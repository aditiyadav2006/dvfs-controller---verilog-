==> flow/design.v <==
module dvfs_controller (
    input wire         clk,         
    input wire         rst_n,       
    input wire [7:0]   job_queue_occupancy,  
    output reg [1:0]   freq_sel,    
    output reg [1:0]   volt_sel,    
    output reg         dvfs_busy    
);
localparam S_LOW_POWER    = 2'b00;
localparam S_NORMAL       = 2'b01;
localparam S_HIGH_PERF    = 2'b10;
localparam S_TRANSITION   = 2'b11; 
localparam THRESH_LOW     = 8'd60;  
localparam THRESH_HIGH    = 8'd128; 
localparam [7:0] TRANSITION_CYCLES = 8'd100; 
reg [1:0] current_state, next_state;
reg [1:0] target_state;            
reg [7:0] transition_counter;      
always @(posedge clk or negedge rst_n) begin
    if (!rst_n)
        current_state <= S_NORMAL; 
    else
        current_state <= next_state;
end
always @(*) begin
    next_state = current_state; 
    case (current_state)
        S_LOW_POWER: begin
            if (job_queue_occupancy > THRESH_HIGH) 
                next_state = S_TRANSITION;
            else if (job_queue_occupancy > THRESH_LOW) 
                next_state = S_TRANSITION;  
        end
        S_NORMAL: begin
            if (job_queue_occupancy > THRESH_HIGH) 
                next_state = S_TRANSITION;
            else if (job_queue_occupancy < THRESH_LOW) 
                next_state = S_TRANSITION;
        end
        S_HIGH_PERF: begin
            if (job_queue_occupancy < THRESH_LOW) 
                next_state = S_TRANSITION;
            else if (job_queue_occupancy < THRESH_HIGH) 
                next_state = S_TRANSITION;
        end
        S_TRANSITION: begin
            if (transition_counter == 8'd1) 
                next_state = target_state;  
            else 
                next_state = S_TRANSITION;
        end
        default: next_state = S_NORMAL;
    endcase
end
function [1:0] calculate_target_state;
    input [7:0] occupancy;
    begin
        if (occupancy > THRESH_HIGH)
            calculate_target_state = S_HIGH_PERF;
        else if (occupancy < THRESH_LOW)
            calculate_target_state = S_LOW_POWER;
        else 
            calculate_target_state = S_NORMAL;
    end
endfunction
always @(posedge clk or negedge rst_n) begin
    if (!rst_n) begin
        transition_counter <= 8'd0;
        dvfs_busy          <= 1'b0;
        target_state       <= S_NORMAL;
    end else begin
        if (next_state == S_TRANSITION && current_state != S_TRANSITION) begin
            transition_counter <= TRANSITION_CYCLES;
            dvfs_busy          <= 1'b1;
            target_state       <= calculate_target_state(job_queue_occupancy);
        end 
        else if (current_state == S_TRANSITION && transition_counter > 8'd0) begin
            transition_counter <= transition_counter - 8'd1;
            dvfs_busy          <= 1'b1; 
        end 
        else begin
            transition_counter <= 8'd0;
            dvfs_busy          <= 1'b0;
        end
    end
end
always @(posedge clk or negedge rst_n) begin
    if (!rst_n) begin
        freq_sel <= S_NORMAL;
        volt_sel <= S_NORMAL;
    end else if (next_state != current_state && next_state != S_TRANSITION) begin
        freq_sel <= next_state;
        volt_sel <= next_state;
    end
end
endmodule
* From RTL to reports: dvfs_controller
Tool output for the design above, in the order of the flow.
Lines are those of the file above, counted from 1.
Library cell names are shortened.
The mark n/a stands for no value.
- Top module :: dvfs_controller
- Clock :: clk
- Standard-cell library :: sky130hd
- Corner :: tt_025C_1v80

* Elaborated design
Source: Yosys, flattened and elaborated, memories not mapped. Widths are those after wreduce. Registers that Yosys merges into a memory's read port (data or address) are not register bits. Print and check cells do not count. Equal cells are merged and count once.
- Flip-flop bits (word level) :: 15
- Latch bits :: 0
- RAM bits :: 0
- ROM bits :: 0
- Word width x clocked read ports :: 0
- Memories kept :: 0
- Input port bits :: 10
- Output and inout bits :: 5
- Elaborated cells :: 37
- Add/sub/neg operators :: 1
- Multiply operators :: 0
- Div/mod/pow operators :: 0
- $lt $le $gt $ge :: 5
- Equal/unequal tests :: 8
- Shift-type cells :: 0
- Mux-type cells :: 14
- Bitwise logic cells :: 0
- Reductions and logical operators :: 4
** Operators by type and width (count)
- 8-bit 2-to-1 mux :: 2
- 2-bit 2-to-1 mux :: 8
- 8-bit by 1-bit subtractor with 8-bit output with constant B :: 1
- 8-bit by 1-bit greater-than comparator with 1-bit output with constant B :: 1
- 8-bit by 1-bit == test with 1-bit output with constant B :: 1
- 8-bit by 6-bit greater-than comparator with 1-bit output with constant B :: 1
- 8-bit by 6-bit < comparator with 1-bit output with constant B :: 1
- 8-bit greater-than comparator with constant B :: 1
- 8-bit < comparator with constant B :: 1
- 2-bit parallel mux with 4-bit select :: 1
- 2-bit == test with constant B :: 3
- 2-bit != test with constant B :: 2
- 1-bit logical AND :: 3
- 1-bit 2-to-1 mux :: 3
- 2-bit by 1-bit == test with 1-bit output with constant B :: 1
- 2-bit != test :: 1
- 2-bit logical NOT :: 1

* Depth
Longest topological path by Yosys (ltp), each cell counted once; first at word level (registers and memories cut), then after technology mapping (sequential cells cut; the memories' decode and read muxes count).
- Depth in word-level cells :: 7
- ABC_AREA :: 0
- Mapped depth :: 5
- Gate-level depth less buffers :: 5

* Mapped cells and area
The flow's flattened synthesis, as Yosys stat reports it; memories are mapped. The netlist is that of the ABC_AREA named above (0 if unset); the other value can give another one.
The area totals of this step are shown rounded.
** Cells by type
- dfrtp_1 :: count 12, area in all 300.288 um^2
- dfstp_2 :: count 3, area in all 78.826 um^2
- ha_1 :: count 3, area in all 37.536 um^2
- xnor2_1 :: count 4, area in all 35.034 um^2
- o21ai_1 :: count 5, area in all 25.024 um^2
- inv_1 :: count 6, area in all 22.522 um^2
- nor2_1 :: count 6, area in all 22.522 um^2
- nor3b_1 :: count 3, area in all 22.522 um^2
- a21oi_1 :: count 4, area in all 20.019 um^2
- or3_1 :: count 3, area in all 18.768 um^2
- nor3_4 :: count 1, area in all 16.266 um^2
- buf_4 :: count 2, area in all 15.014 um^2
- nand2_1 :: count 4, area in all 15.014 um^2
- nor3_1 :: count 3, area in all 15.014 um^2
- o211ai_1 :: count 2, area in all 15.014 um^2
- o21ai_0 :: count 3, area in all 15.014 um^2
- o221ai_2 :: count 1, area in all 15.014 um^2
- nand4_2 :: count 1, area in all 12.512 um^2
Not listed: further types 14, cells in them 15.
- Mapped cells :: 81
- Cell area after synthesis :: 820 um^2
- Sequential area :: 379 um^2
- Mapped flip-flops :: 15
- Buffer cells :: 2

* Worst setup path after synthesis
OpenSTA on the mapped netlist: ideal clock, no wires. The path of least setup slack (recovery checks aside). Input and output delay are each 20% of the period. Register names are those of the netlist, which keeps one name where synthesis merged equal registers.
- Kind :: register to register
- From :: register transition_counter[6]
- To :: register freq_sel[1]
- Clock period :: 1.38 ns
- Setup time :: 0.077 ns
- Time at the first pin :: 0.000 ns
- Arrival :: 1.257 ns
- Required time :: 1.303 ns
- Path slack :: 0.046 ns
- Delay of the path :: 1.334 ns
- Driving pins on the path :: 5
- Path buffers :: 0
- Synthesis period reached :: 1.334 ns
"delay of the path" is the arrival time less input delay plus setup time.
"driving pins on the path" counts driving pins, that of a launching flip-flop among them; a cell with two outputs on the path counts twice.
"synthesis period reached" = period - worst setup slack (recovery checks aside). The figure is calculated, with input and output delays left at 20% of the set period.
Between the ends stands the longest chain of elaborated cells between them, by number of cells; it is not shown to be the way that was timed. Of several equally long chains one is given.
A line is the first line of the expression or statement that the cell stems from. Yosys adds cells for indexed reads and writes and turns some case tables into memories.
At most two assigning lines are given for a register; there are more.
- Cell sequence :: dfrtp_1 -> nor3_4 -> nand4_2 -> or3_1 -> a21oi_1
- Cells in the longest elaborated chain :: 5
- Elaborated cells between the ends (all ways) :: 6
- RTL lines with such cells :: 3
- Those cells by class :: eq/ne (3); mux (2); reduce/logical (1)
** RTL lines, path after synthesis
- from (decl) :: line 18 : reg [7:0] transition_counter;
- from (assign) :: line 68 : transition_counter <= 8'd0;
- from (assign) :: line 78 : transition_counter <= transition_counter - 8'd1;
- 8-bit by 1-bit == test with 1-bit output :: line 47 : if (transition_counter == 8'd1)
- 2-bit 2-to-1 mux :: line 47
- 2-bit parallel mux with 4-bit select :: line 27 : case (current_state)
- 2-bit != test :: line 91 : end else if (next_state != current_state && next_state != S_TRANSITION) begin
- 1-bit logical AND :: line 91
- to (assign) :: line 89 : freq_sel <= S_NORMAL;
- to (assign) :: line 92 : freq_sel <= next_state;
- to (decl) :: line 5 : output reg [1:0]   freq_sel,

* Worst path after layout
Path of least setup slack in the final report of run 1 (OpenROAD, finished layout, wires in). Where an end is a register, its clock arrival counts in the times.
- Kind :: register to output
- From :: register dvfs_busy
- To :: output dvfs_busy
- Clock period :: 1.5 ns
- Output delay :: 0.30 ns
- Time at the first pin :: 0.29 ns
- Arrival :: 1.15 ns
- Required time :: 1.20 ns
- Path slack :: 0.05 ns
- Driving pins on the path :: 2
- Path buffers :: 1
At most two assigning lines are given for a register; there are more.
- Cell sequence :: dfrtp_1 -> clkdlybuf4s50_1
- Cells in the longest elaborated chain :: 0
- Elaborated cells between the ends (all ways) :: 0
- RTL lines with such cells :: 0
** RTL lines, path after layout
- from (decl) :: line 7 : output reg         dvfs_busy
- from (assign) :: line 69 : dvfs_busy          <= 1'b0;
- from (assign) :: line 74 : dvfs_busy          <= 1'b1;
- to (decl) :: line 7

==> runs of dvfs_controller <==
Module dvfs_controller, platform sky130hd: 2 stored runs of the flow (Yosys, OpenROAD) with differing settings, in no particular order. Input and output delays are each 20% of the period that was set; the output load is 0.01 pF.
"achieved period": clock period set for the run, less the worst setup slack. It is reckoned from that one timing run; input and output delays stay at 20% of the period that was set.
"allowed time less slack (worst setup path)" means the part of the period allowed to the worst setup path (the constraints hold back 20% at inputs and 20% at outputs) less its slack; where the path has registers, the arrival times of their clocks count too.
"total power after layout": no workload was simulated; the value follows from the tool's default switching activity.
Measured values are rounded.

** Run 1
- Settings :: period_ns=1.5; CORE_UTILIZATION=36; CAP_MARGIN=20; CORE_MARGIN=2; SLEW_MARGIN=20
- Smallest setup slack :: 0.053 ns
- Synthesized cell area :: 820 um^2
- Total die area :: 2,670 um^2
- Standard-cell area of the final layout :: 1,130 um^2
- Total negative setup slack :: 0.000 ns
- Achieved period :: 1.447 ns
- Total power after layout :: 2,190 µW
- Final design utilization :: 51.5 %
- Allowed time less slack (worst setup path) :: 1.15 ns
- Worst setup path kind :: register to output

** Run 2
- Settings :: period_ns=2.37; CORE_UTILIZATION=66; SETUP_SLACK_MARGIN=0.28; PLACE_DENSITY_LB_ADDON=0.13; HOLD_SLACK_MARGIN=-0.05; CORE_ASPECT_RATIO=0.84; CORE_MARGIN=2; CELL_PAD_IN_SITES_DETAIL_PLACEMENT=1; ABC_AREA=0; GPL_TIMING_DRIVEN=0; CAP_MARGIN=40; SLEW_MARGIN=30; MIN_ROUTING_LAYER=met2; MAX_ROUTING_LAYER=met5
- Outcome :: not finished: placement ended with error DPL-0033
